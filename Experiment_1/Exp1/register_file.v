==> flow/design.v <==
module decoder_four_to_sixteen (
    input [3:0] inputs,
    output [15:0] outputs
);
assign outputs = (1 << inputs);
endmodule
module mux_sixteen_to_one #(parameter W = 4) (
    input [W-1:0] d0,
    input [W-1:0] d1,
    input [W-1:0] d2,
    input [W-1:0] d3,
    input [W-1:0] d4,
    input [W-1:0] d5,
    input [W-1:0] d6,
    input [W-1:0] d7,
    input [W-1:0] d8,
    input [W-1:0] d9,
    input [W-1:0] d10,
    input [W-1:0] d11,
    input [W-1:0] d12,
    input [W-1:0] d13,
    input [W-1:0] d14,
    input [W-1:0] d15,
	 input [3:0] select,
    output reg [W-1:0] OUT
);
always @(*) begin
    case (select)
        4'b0000: OUT = d0;
        4'b0001: OUT = d1;
        4'b0010: OUT = d2;
        4'b0011: OUT = d3;
        4'b0100: OUT = d4;
        4'b0101: OUT = d5;
        4'b0110: OUT = d6;
        4'b0111: OUT = d7;
        4'b1000: OUT = d8;
        4'b1001: OUT = d9;
        4'b1010: OUT = d10;
        4'b1011: OUT = d11;
        4'b1100: OUT = d12;
        4'b1101: OUT = d13;
        4'b1110: OUT = d14;
        4'b1111: OUT = d15;
    endcase
end
endmodule
module register_file #(parameter W=4)(
	input CLK, RESET, WE,
   input [3:0] A1, A2, A3,
   input [W-1:0] data,
   output [W-1:0] RD1,RD2,
	output [16-1:0] dec
);
    wire [W-1:0] mux_out;
    wire [W-1:0] r0,r1,r2,r3,r4,r5,r6,r7,r8,r9,r10,r11,r12,r13,r14,r15;
    decoder_four_to_sixteen dec_1(A3, dec);
	 register_with_reset_write #(W) rg0(.CLK(CLK), .RESET(RESET), .WE(WE & dec[0]), .data(data), .OUT(r0));
	 register_with_reset_write #(W) rg1(.CLK(CLK), .RESET(RESET), .WE(WE & dec[1]), .data(data), .OUT(r1));
	 register_with_reset_write #(W) rg2(.CLK(CLK), .RESET(RESET), .WE(WE & dec[2]), .data(data), .OUT(r2));
	 register_with_reset_write #(W) rg3(.CLK(CLK), .RESET(RESET), .WE(WE & dec[3]), .data(data), .OUT(r3));
	 register_with_reset_write #(W) rg4(.CLK(CLK), .RESET(RESET), .WE(WE & dec[4]), .data(data), .OUT(r4));
	 register_with_reset_write #(W) rg5(.CLK(CLK), .RESET(RESET), .WE(WE & dec[5]), .data(data), .OUT(r5));
	 register_with_reset_write #(W) rg6(.CLK(CLK), .RESET(RESET), .WE(WE & dec[6]), .data(data), .OUT(r6));
	 register_with_reset_write #(W) rg7(.CLK(CLK), .RESET(RESET), .WE(WE & dec[7]), .data(data), .OUT(r7));
	 register_with_reset_write #(W) rg8(.CLK(CLK), .RESET(RESET), .WE(WE & dec[8]), .data(data), .OUT(r8));
	 register_with_reset_write #(W) rg9(.CLK(CLK), .RESET(RESET), .WE(WE & dec[9]), .data(data), .OUT(r9));
	 register_with_reset_write #(W) rg10(.CLK(CLK), .RESET(RESET), .WE(WE & dec[10]), .data(data), .OUT(r10));
	 register_with_reset_write #(W) rg11(.CLK(CLK), .RESET(RESET), .WE(WE & dec[11]), .data(data), .OUT(r11));
	 register_with_reset_write #(W) rg12(.CLK(CLK), .RESET(RESET), .WE(WE & dec[12]), .data(data), .OUT(r12));
	 register_with_reset_write #(W) rg13(.CLK(CLK), .RESET(RESET), .WE(WE & dec[13]), .data(data), .OUT(r13));
	 register_with_reset_write #(W) rg14(.CLK(CLK), .RESET(RESET), .WE(WE & dec[14]), .data(data), .OUT(r14));
	 register_with_reset_write #(W) rg15(.CLK(CLK), .RESET(RESET), .WE(WE & dec[15]), .data(data), .OUT(r15));
	 mux_sixteen_to_one #(W) mux1(
	 .d0(r0),
	 .d1(r1),
	 .d2(r2),
	 .d3(r3),
	 .d4(r4),
	 .d5(r5),
	 .d6(r6),
	 .d7(r7),
	 .d8(r8),
	 .d9(r9),
	 .d10(r10),
	 .d11(r11),
	 .d12(r12),
	 .d13(r13),
	 .d14(r14),
	 .d15(r15),
	 .select(A1),
	 .OUT(RD1));
	  mux_sixteen_to_one #(W) mux2(
	 .d0(r0),
	 .d1(r1),
	 .d2(r2),
	 .d3(r3),
	 .d4(r4),
	 .d5(r5),
	 .d6(r6),
	 .d7(r7),
	 .d8(r8),
	 .d9(r9),
	 .d10(r10),
	 .d11(r11),
	 .d12(r12),
	 .d13(r13),
	 .d14(r14),
	 .d15(r15),
	 .select(A2),
	 .OUT(RD2));
endmodule
module register_with_reset_write #(parameter W=4)(
	input CLK,
	input RESET, 
	input WE, 
	input [W-1:0] data,
	output reg [W-1:0] OUT
);
always @(posedge CLK) begin
    if (RESET == 1) OUT <= 0; 
	 else if(RESET == 0 && WE == 1) OUT <= data; 
end
endmodule
### Step by step through the tools: register_file

What the tools print for register_file, step after step.
Lines are those of the file above, counted from 1.
Operators: Yosys type, input widths -> output width; for muxes data width and select width s.
Library cell names are shortened.
Not given: --

| design | value |
|---|---|
| top module | register_file |
| clock input | CLK |
| cell library | sky130hd |
| timing corner | tt_025C_1v80 |

### Word-level counts

Source: Yosys, flattened and elaborated, memories not mapped. Widths are those after wreduce; folded enables and synchronous resets count as part of the registers. Registers that Yosys merges into a memory's read port (data or address) are not register bits. Print and check cells do not count. Equal cells are merged and count once.

| storage and ports | value |
|---|---|
| register bits after elaboration | 64 |
| input bits | 19 |
| output and inout port bits | 24 |
| word-level cells | 84 |

| operators by class | value |
|---|---|
| equal/unequal tests | 30 |
| shifts and indexed selects | 1 |
| multiplexer cells | 2 |
| bitwise operators | 17 |
| reductions and logical operators | 18 |

Operators with widths:

| kind | count |
|---|---|
| $pmux 4 s16 | 2 |
| $eq 4x4->1 const B | 16 |
| $eq 4x3->1 const B | 8 |
| $and 1x1->1 | 16 |
| $logic_and 1x1->1 | 16 |
| $shl 2x4->16 const A | 1 |
| $eq 4x2->1 const B | 4 |
| $eq 4x1->1 const B | 2 |
| $logic_not 4->1 | 2 |
| $not 1->1 | 1 |

### Logic depth

Depth = most cells in a row (Yosys ltp): at word level without a register or memory, in the mapped netlist without a sequential cell, where the memories' decode and read muxes count.

| logic depth | value |
|---|---|
| depth after elaboration | 3 |
| ABC_AREA | 1 |
| gate-level depth with buffers | 9 |

### Netlist

Yosys stat after the flow's synthesis: flattened, memories mapped to cells. It holds for the ABC_AREA given above (unset counts as 0); a run with the other value may have another netlist.
Totals and module areas in this step are rounded.

Cells by type:

| cell type | count | total area (um^2) |
|---|---|---|
| dfxtp_1 | 64 | 1.28E+03 |
| nand3_1 | 148 | 740.71 |
| nand2_1 | 128 | 480.461 |
| nor2_1 | 59 | 221.462 |
| o21ai_0 | 41 | 205.197 |
| inv_1 | 51 | 191.434 |
| a211oi_1 | 16 | 120.115 |
| nor2_2 | 10 | 62.56 |
| buf_2 | 11 | 55.053 |
| nor3_2 | 5 | 50.048 |
| nor2_4 | 4 | 45.043 |
| nand3_2 | 4 | 40.038 |
| o21ai_1 | 7 | 35.034 |
| nand2_2 | 4 | 25.024 |
| nand4_1 | 4 | 25.024 |
| nor4_1 | 4 | 25.024 |
| buf_4 | 3 | 22.522 |
| clkbuf_1 | 5 | 18.768 |

Other cell types: 7; their cells: 13.

| mapped netlist | value |
|---|---|
| standard cells after synthesis | 581 |
| synthesis area | 0.003729 mm^2 |
| sequential area | 0.001281 mm^2 |
| mapped flip-flops | 64 |

### Worst setup path after synthesis

Source: OpenSTA report_checks on the synthesized netlist (no wires, ideal clock, input and output delay 20% of the period each), path of least setup slack; recovery checks are left aside. Register names are those of the netlist, which keeps one name where synthesis merged equal registers.

| timing path post-synthesis | value |
|---|---|
| path type | input to output |
| start | in A3[3] |
| end | out dec[0] |
| clock period | 3400 ps |
| input delay | 680 ps |
| time at the first pin | 680 ps |
| data arrival time | 1473 ps |
| path slack | 1247 ps |
| delay of the path | 793 ps |
| driving pins on the path | 3 |
| synthesis period reached | 2153 ps |

"delay of the path" = arrival - input delay + setup time.
At an output port there is no setup time.
"driving pins on the path" counts driving pins, that of a launching flip-flop among them; a cell with two outputs on the path counts twice.
"synthesis period reached" is the clock period less the worst setup slack; recovery checks do not enter. This is arithmetic on one report: input and output delays are still those of the set period (20% each).
The rows between start and end are the longest chain of elaborated cells between them; the timing report does not say that the signal goes this way. Where chains are equally long, one stands for them.
Each line given opens the expression or statement behind the cell; cells for indexed reads and writes are added by Yosys, which also makes memories of some case tables.

| between the ends, post-synthesis | value |
|---|---|
| cell sequence | buf_2 > buf_2 > nor4_1 |
| length of the longest elaborated chain | 1 |
| elaborated cells on any way between the ends | 1 |
| RTL lines with such cells | 1 |
| those cells by class | shift: 1 |

RTL lines, path post-synthesis:

| element | RTL line | RTL |
|---|---|---|
| start: declaration | 50 | `input [3:0] A1, A2, A3,` |
| $shl 2x4->16 | 5 | `assign outputs = (1 << inputs);` |
| end: declaration | 53 | `output [16-1:0] dec` |

### Timing after layout

From the final timing report of run 1: the path of least setup slack in the routed layout; clock arrival at registers is part of the times.
The path's times are printed in steps of 10 ps; the period is the one set.

| timing path after layout | value |
|---|---|
| path type | register to output |
| start | reg rg13.OUT[0] |
| end | out RD2[0] |
| clock period | 1620 ps |
| time at the first pin | 340 ps |
| data arrival time | 1460 ps |
| path slack | -170 ps |
| driving pins on the path | 9 |

The rows between start and end are the longest chain of elaborated cells between them; the timing report does not say that the signal goes this way. Where chains are equally long, one stands for them.

| between the ends, after layout | value |
|---|---|
| cell sequence | dfxtp_2 > buf_6 > nand3_2 > nand2_2 > nor2_4 > nand2_2 > inv_2 > nand3_2 > buf_6 |
| length of the longest elaborated chain | 1 |
| elaborated cells on any way between the ends | 1 |
| RTL lines with such cells | 1 |
| those cells by class | mux: 1 |

RTL lines, path after layout:

| element | RTL line | RTL |
|---|---|---|
| start: declaration | 118 | `output reg [W-1:0] OUT` |
| start: assignment | 121 | `if (RESET == 1) OUT <= 0;` |
| start: assignment | 122 | `else if(RESET == 0 && WE == 1) OUT <= data;` |
| $pmux 4 s16 | 28 | `case (select)` |
| end: declaration | 52 | `output [W-1:0] RD1,RD2,` |

Add stored flow runs of register_file

Top module register_file; platform sky130hd; tools Yosys and OpenROAD; 2 stored runs in no particular order. Input and output delays are each 20% of the period that was set; the output load is 0.01 pF.
"period achieved" is the run's clock period less its worst setup slack. It is reckoned from that one timing run; input and output delays stay at 20% of the period that was set.
"time used up by the worst setup path" means the part of the period allowed to the worst setup path (the constraints hold back 20% at inputs and 20% at outputs) less its slack; where the path has registers, the arrival times of their clocks count too.
"power consumption" rests on the timing tool's default activity at the inputs, not on a simulated workload.
"time used up by the worst setup path" is given in steps of 10 ps.
Values from the reports are rounded here.
Settings: . = not set for that run.

| name | run 1 | run 2 |
|---|---|---|
| period_ns | 1.62 | 2.38 |
| CORE_UTILIZATION | 41 | 51 |
| PLACE_DENSITY_LB_ADDON | 0.24 | 0.27 |
| HOLD_SLACK_MARGIN | 0.27 | . |
| CORE_ASPECT_RATIO | 1.56 | . |
| CORE_MARGIN | 9 | 2 |
| TNS_END_PERCENT | 55 | 85 |
| ABC_AREA | 1 | . |
| GPL_TIMING_DRIVEN | 1 | 0 |
| GPL_ROUTABILITY_DRIVEN | 1 | . |
| SLEW_MARGIN | 15 | 10 |
| MIN_ROUTING_LAYER | met2 | met1 |
| MAX_ROUTING_LAYER | met5 | . |
| CAP_MARGIN | 20 | 20 |
| SETUP_SLACK_MARGIN | . | 0.38 |
| CELL_PAD_IN_SITES_DETAIL_PLACEMENT | . | 0 |
| area inside the die boundary (mm^2) | 0.01294 | 0.008083 |
| power consumption (uW) | 4312 | 2609 |
| worst setup slack after layout (ps) | -167 | 86 |
| period achieved (ps) | 1787 | 2294 |
| total negative slack on setup checks (ps) | -588 | 0 |
| final utilization (%) | 68.9 | 69.8 |
| worst hold slack in the final report (ps) | 502 | 514 |
| time used up by the worst setup path (ps) | 1460 | 1340 |
| type of the worst setup path | register to output | input to output |
| standard-cell area after layout (mm^2) | 0.006113 | 0.005039 |
| cell area after synthesis (mm^2) | 0.003729 | 0.003764 |
